==> flow/design.v <==
`timescale 1ns / 1ps
module traffic_light(
    input rst,
    input clk,
    output reg [2:0] light_A,
    output reg [2:0] light_B
    );
    reg [5:0] state;
    localparam S0 = 6'b000001,
               S1 = 6'b000010,
               S2 = 6'b000100,
               S3 = 6'b001000,
               S4 = 6'b010000,
               S5 = 6'b100000;
    reg [3:0]   count;
    localparam SEC5 = 4'd5,
               SEC1 = 4'd1;
    always @(posedge clk or posedge rst)
        if (rst == 1) begin  
            state <= S0;
            count <= 0;
        end else
            case (state) 
                S0: if (count < SEC5) begin  
                        state<= S0;
                        count <= count + 1;
                    end else begin
                        state <= S1;
                        count <= 0;
                    end
                S1: if (count < SEC1) begin  
                        state <= S1;
                        count <= count + 1;
                    end else begin
                        state <= S2;
                        count <= 0;
                    end
                S2: if (count < SEC1) begin  
                        state <= S2;
                        count <= count + 1;
                    end else begin
                        state <= S3;
                        count <= 0;
                    end
                S3: if (count < SEC5) begin  
                        state <= S3;
                        count <= count + 1;
                    end else begin
                        state <= S4;
                        count <= 0;
                    end
                S4: if (count < SEC1) begin  
                        state <= S4;
                        count <= count + 1;
                    end else begin
                        state <= S5;
                        count <= 0;
                    end
                S5: if (count < SEC1) begin  
                        state <= S5;
                        count <= count + 1;
                    end else begin
                        state <= S0;
                        count <= 0;
                    end
                default state <= S0;
          endcase
    always @ (*)       
    begin 
        case (state)   
            S0: begin light_A <= 3'b001; light_B <= 3'b100; end 
            S1: begin light_A <= 3'b010; light_B <= 3'b100; end                                        
            S2: begin light_A <= 3'b100; light_B <= 3'b100; end  
            S3: begin light_A <= 3'b100; light_B <= 3'b001; end  
            S4: begin light_A <= 3'b100; light_B <= 3'b010; end
            S5: begin light_A <= 3'b100; light_B <= 3'b100; end
         default begin light_A <= 3'b001; light_B <= 3'b100; end    
         endcase  
      end    
endmodule
### Step by step through the tools: traffic_light

Tool output for the design above, in the order of the flow.
Lines are those of the file above, counted from 1.
Cell names lack the library's common part.
Not given: --

| design | value |
|---|---|
| top | traffic_light |
| clock port | clk |
| standard-cell library | sky130hd |
| timing corner | tt_025C_1v80 |

### After elaboration

Source: Yosys, flattened and elaborated, memories not mapped. Widths are those after wreduce. Registers that Yosys merges into a memory's read port (data or address) are not register bits. Print and check cells do not count. Equal cells are merged and count once.

| cells by class | value |
|---|---|
| reductions and logical operators | 4 |
| $add $sub $neg | 1 |
| muxes and demuxes | 12 |
| order comparisons | 2 |
| equal/unequal tests | 6 |

Operator list:

| operator | count |
|---|---|
| 6-bit case mux with 6-bit select | 1 |
| 3-bit case mux with 2-bit select | 2 |
| 6-bit 2-to-1 mux | 2 |
| 4-bit 2-to-1 mux | 3 |
| 4-bit OR reduction | 2 |
| 4-bit case mux with 2-bit select | 1 |
| 6-bit by 1-bit == test with 1-bit output with constant B | 1 |
| 6-bit by 2-bit == test with 1-bit output with constant B | 1 |
| 6-bit by 3-bit == test with 1-bit output with constant B | 1 |
| 6-bit by 4-bit == test with 1-bit output with constant B | 1 |
| 6-bit by 5-bit == test with 1-bit output with constant B | 1 |
| 6-bit == test with constant B | 1 |
| 6-bit nonzero test | 1 |
| 5-bit 2-to-1 mux | 1 |
| 4-bit by 1-bit adder with 4-bit output with constant B | 1 |
| 4-bit by 1-bit < comparator with 1-bit output with constant B | 1 |
| 4-bit by 3-bit < comparator with 1-bit output with constant B | 1 |
| 3-bit 2-to-1 mux | 1 |
| 2-bit OR reduction | 1 |
| 2-bit 2-to-1 mux | 1 |

| word-level totals | value |
|---|---|
| output and inout bits | 6 |
| bits of input ports | 2 |
| register bits | 10 |

### Longest topological paths

Longest topological path by Yosys (ltp), each cell counted once; first at word level (registers and memories cut), then after technology mapping (sequential cells cut; the memories' decode and read muxes count).

| depth | value |
|---|---|
| word-level depth | 3 |
| ABC_AREA | 0 |
| gate-level depth with buffers | 6 |
| gate-level depth less buffers | 6 |

### Netlist

The flow's flattened synthesis, as Yosys stat reports it; memories are mapped. The netlist is that of the ABC_AREA named above (0 if unset); the other value can give another one.
The area totals of this step are shown rounded.

Cells by type:

| type | count | total area (µm²) |
|---|---|---|
| dfrtp_1 | 9 | 225.216 |
| nand2_1 | 10 | 37.536 |
| a22o_1 | 3 | 26.275 |
| dfstp_2 | 1 | 26.275 |
| ha_1 | 2 | 25.024 |
| nor4_4 | 1 | 21.27 |
| o21ai_1 | 4 | 20.019 |
| a21o_1 | 2 | 15.014 |
| inv_1 | 4 | 15.014 |
| nor4_2 | 1 | 12.512 |
| or3_4 | 1 | 11.261 |
| a22o_2 | 1 | 10.01 |
| dlygate4sd3_1 | 1 | 10.01 |
| mux2i_1 | 1 | 10.01 |
| nor3_1 | 2 | 10.01 |
| nor4b_1 | 1 | 8.758 |
| clkbuf_1 | 2 | 7.507 |
| nor2_1 | 2 | 7.507 |

Not listed: further types 7, cells in them 7.

| synthesis totals | value |
|---|---|
| mapped flip-flops | 10 |
| buffer cells | 3 |
| synthesis area | 542 µm² |
| standard cells after synthesis | 55 |

### Worst setup path after synthesis

Path of least setup slack by OpenSTA after synthesis, without wires, with an ideal clock, recovery checks aside; 20% of the period is set as input and as output delay. Where synthesis merged equal registers, the netlist keeps one of their names.

| timing after synthesis | value |
|---|---|
| path type | register -> register |
| from | reg state[2] |
| to | reg count[3] |
| driving pins on the path | 5 |
| path delay | 1.439 ns |
| arrival time | 1.321 ns |
| path slack | -0.099 ns |
| period | 1.34 ns |
| setup time | 0.118 ns |
| synthesis period reached | 1.439 ns |

"path delay" = arrival - input delay + setup time.
"driving pins on the path" counts driving pins, that of a launching flip-flop among them; a cell with two outputs on the path counts twice.
"synthesis period reached" = period - worst setup slack (recovery checks aside). The figure is calculated, with input and output delays left at 20% of the set period.
Between the ends stands the longest chain of elaborated cells between them, by number of cells; it is not shown to be the way that was timed. Of several equally long chains one is given.
A line is the first line of the expression or statement that the cell stems from. Yosys adds cells for indexed reads and writes and turns some case tables into memories.
A register here has more assigning lines than the two given.

| between the ends, after synthesis | value |
|---|---|
| cell sequence | dfrtp_1 -> or3_4 -> nor4_4 -> nor4_1 -> a21o_1 |
| cells in the longest elaborated chain | 3 |
| elaborated cells on any way between the ends | 10 |
| classes of those cells | 6 x eq/ne; 1 x mux; 3 x reduce/logical |

Ends and longest elaborated chain, after synthesis:

| element | line | text |
|---|---|---|
| start: declaration | 8 | `reg [5:0] state;` |
| start: assignment | 20 | `state <= S0;` |
| start: assignment | 25 | `state<= S0;` |
| 6-bit by 5-bit == test with 1-bit output | 23 | `case (state)` |
| 4-bit OR reduction | -- |  |
| 4-bit case mux with 2-bit select | 23 |  |
| end: assignment | 26 | `count <= count + 1;` |
| end: assignment | 33 | `count <= count + 1;` |
| end: declaration | 15 | `reg [3:0]   count;` |

### Path in the finished layout

From the final timing report of flow run 1: the path of least setup slack in the routed layout; clock arrival at registers is part of the times.

| timing post-layout | value |
|---|---|
| path type | register -> output |
| from | reg state[2] |
| to | out light_A[2] |
| period | 1.54 ns |
| path slack | -0.15 ns |
| external output delay | 0.31 ns |
| driving pins on the path | 4 |
| arrival time | 1.38 ns |

Between the ends stands the longest chain of elaborated cells between them, by number of cells; it is not shown to be the way that was timed. Of several equally long chains one is given.
A register here has more assigning lines than the two given.

| between the ends, post-layout | value |
|---|---|
| cell sequence | dfrtp_1 -> or3_4 -> or2_4 -> buf_6 |
| cells in the longest elaborated chain | 3 |
| elaborated cells on any way between the ends | 7 |
| classes of those cells | 5 x eq/ne; 1 x mux; 1 x reduce/logical |

Ends and longest elaborated chain, post-layout:

| element | line | text |
|---|---|---|
| start: declaration | 8 | `reg [5:0] state;` |
| start: assignment | 20 | `state <= S0;` |
| start: assignment | 25 | `state<= S0;` |
| 6-bit by 5-bit == test with 1-bit output | 70 | `case (state)` |
| 4-bit OR reduction | -- |  |
| 3-bit case mux with 2-bit select | 70 |  |
| end: declaration | 5 | `output reg [2:0] light_A,` |

==> runs of traffic_light <==
Below are 2 stored runs of the flow (Yosys, OpenROAD; platform sky130hd) on traffic_light, each with its settings and what was measured, unordered. Constraints: input delay and output delay 20% of the set period each, output load 0.01 pF.
"achieved period" means the clock period less the worst setup slack. The figure is calculated, with input and output delays left at 20% of the set period.
"critical path time" is the time allowed to the run's worst setup path (the clock period less input and output delay, where it has them) less its slack. Clock arrival times count: a late capture clock shortens it, a late launch clock lengthens it.
"total design power": no workload was simulated; the value follows from the tool's default switching activity.
The measured numbers are rounded.
A setting shown as n/a is not set for that run.

| stored run | period_ns | CORE_UTILIZATION | CAP_MARGIN | CORE_MARGIN | SLEW_MARGIN | SETUP_SLACK_MARGIN | PLACE_DENSITY_LB_ADDON | CELL_PAD_IN_SITES_GLOBAL_PLACEMENT | TNS_END_PERCENT | CTS_CLUSTER_SIZE | CTS_CLUSTER_DIAMETER | MIN_ROUTING_LAYER | MAX_ROUTING_LAYER | full die area (µm²) | achieved period (ns) | utilization (%) | total design power (uW) | mapped cell area after synthesis (µm²) | critical path time (ns) | critical path kind | setup slack of the worst path (ns) |
|---|---|---|---|---|---|---|---|---|---|---|---|---|---|---|---|---|---|---|---|---|---|
| flow run 1 | 1.54 | 16 | 20 | 2 | 20 | n/a | n/a | n/a | n/a | n/a | n/a | n/a | n/a | 3870 | 1.691 | 24.3 | 453 | 542 | 1.38 | register -> output | -0.151 |
| flow run 2 | 1.5 | 17 | 20 | 5 | 15 | -0.11 | 0.14 | 1 | 85 | 73 | 129 | met1 | met5 | 4420 | 1.683 | 25.2 | 467 | 542 | 1.38 | register -> output | -0.183 |
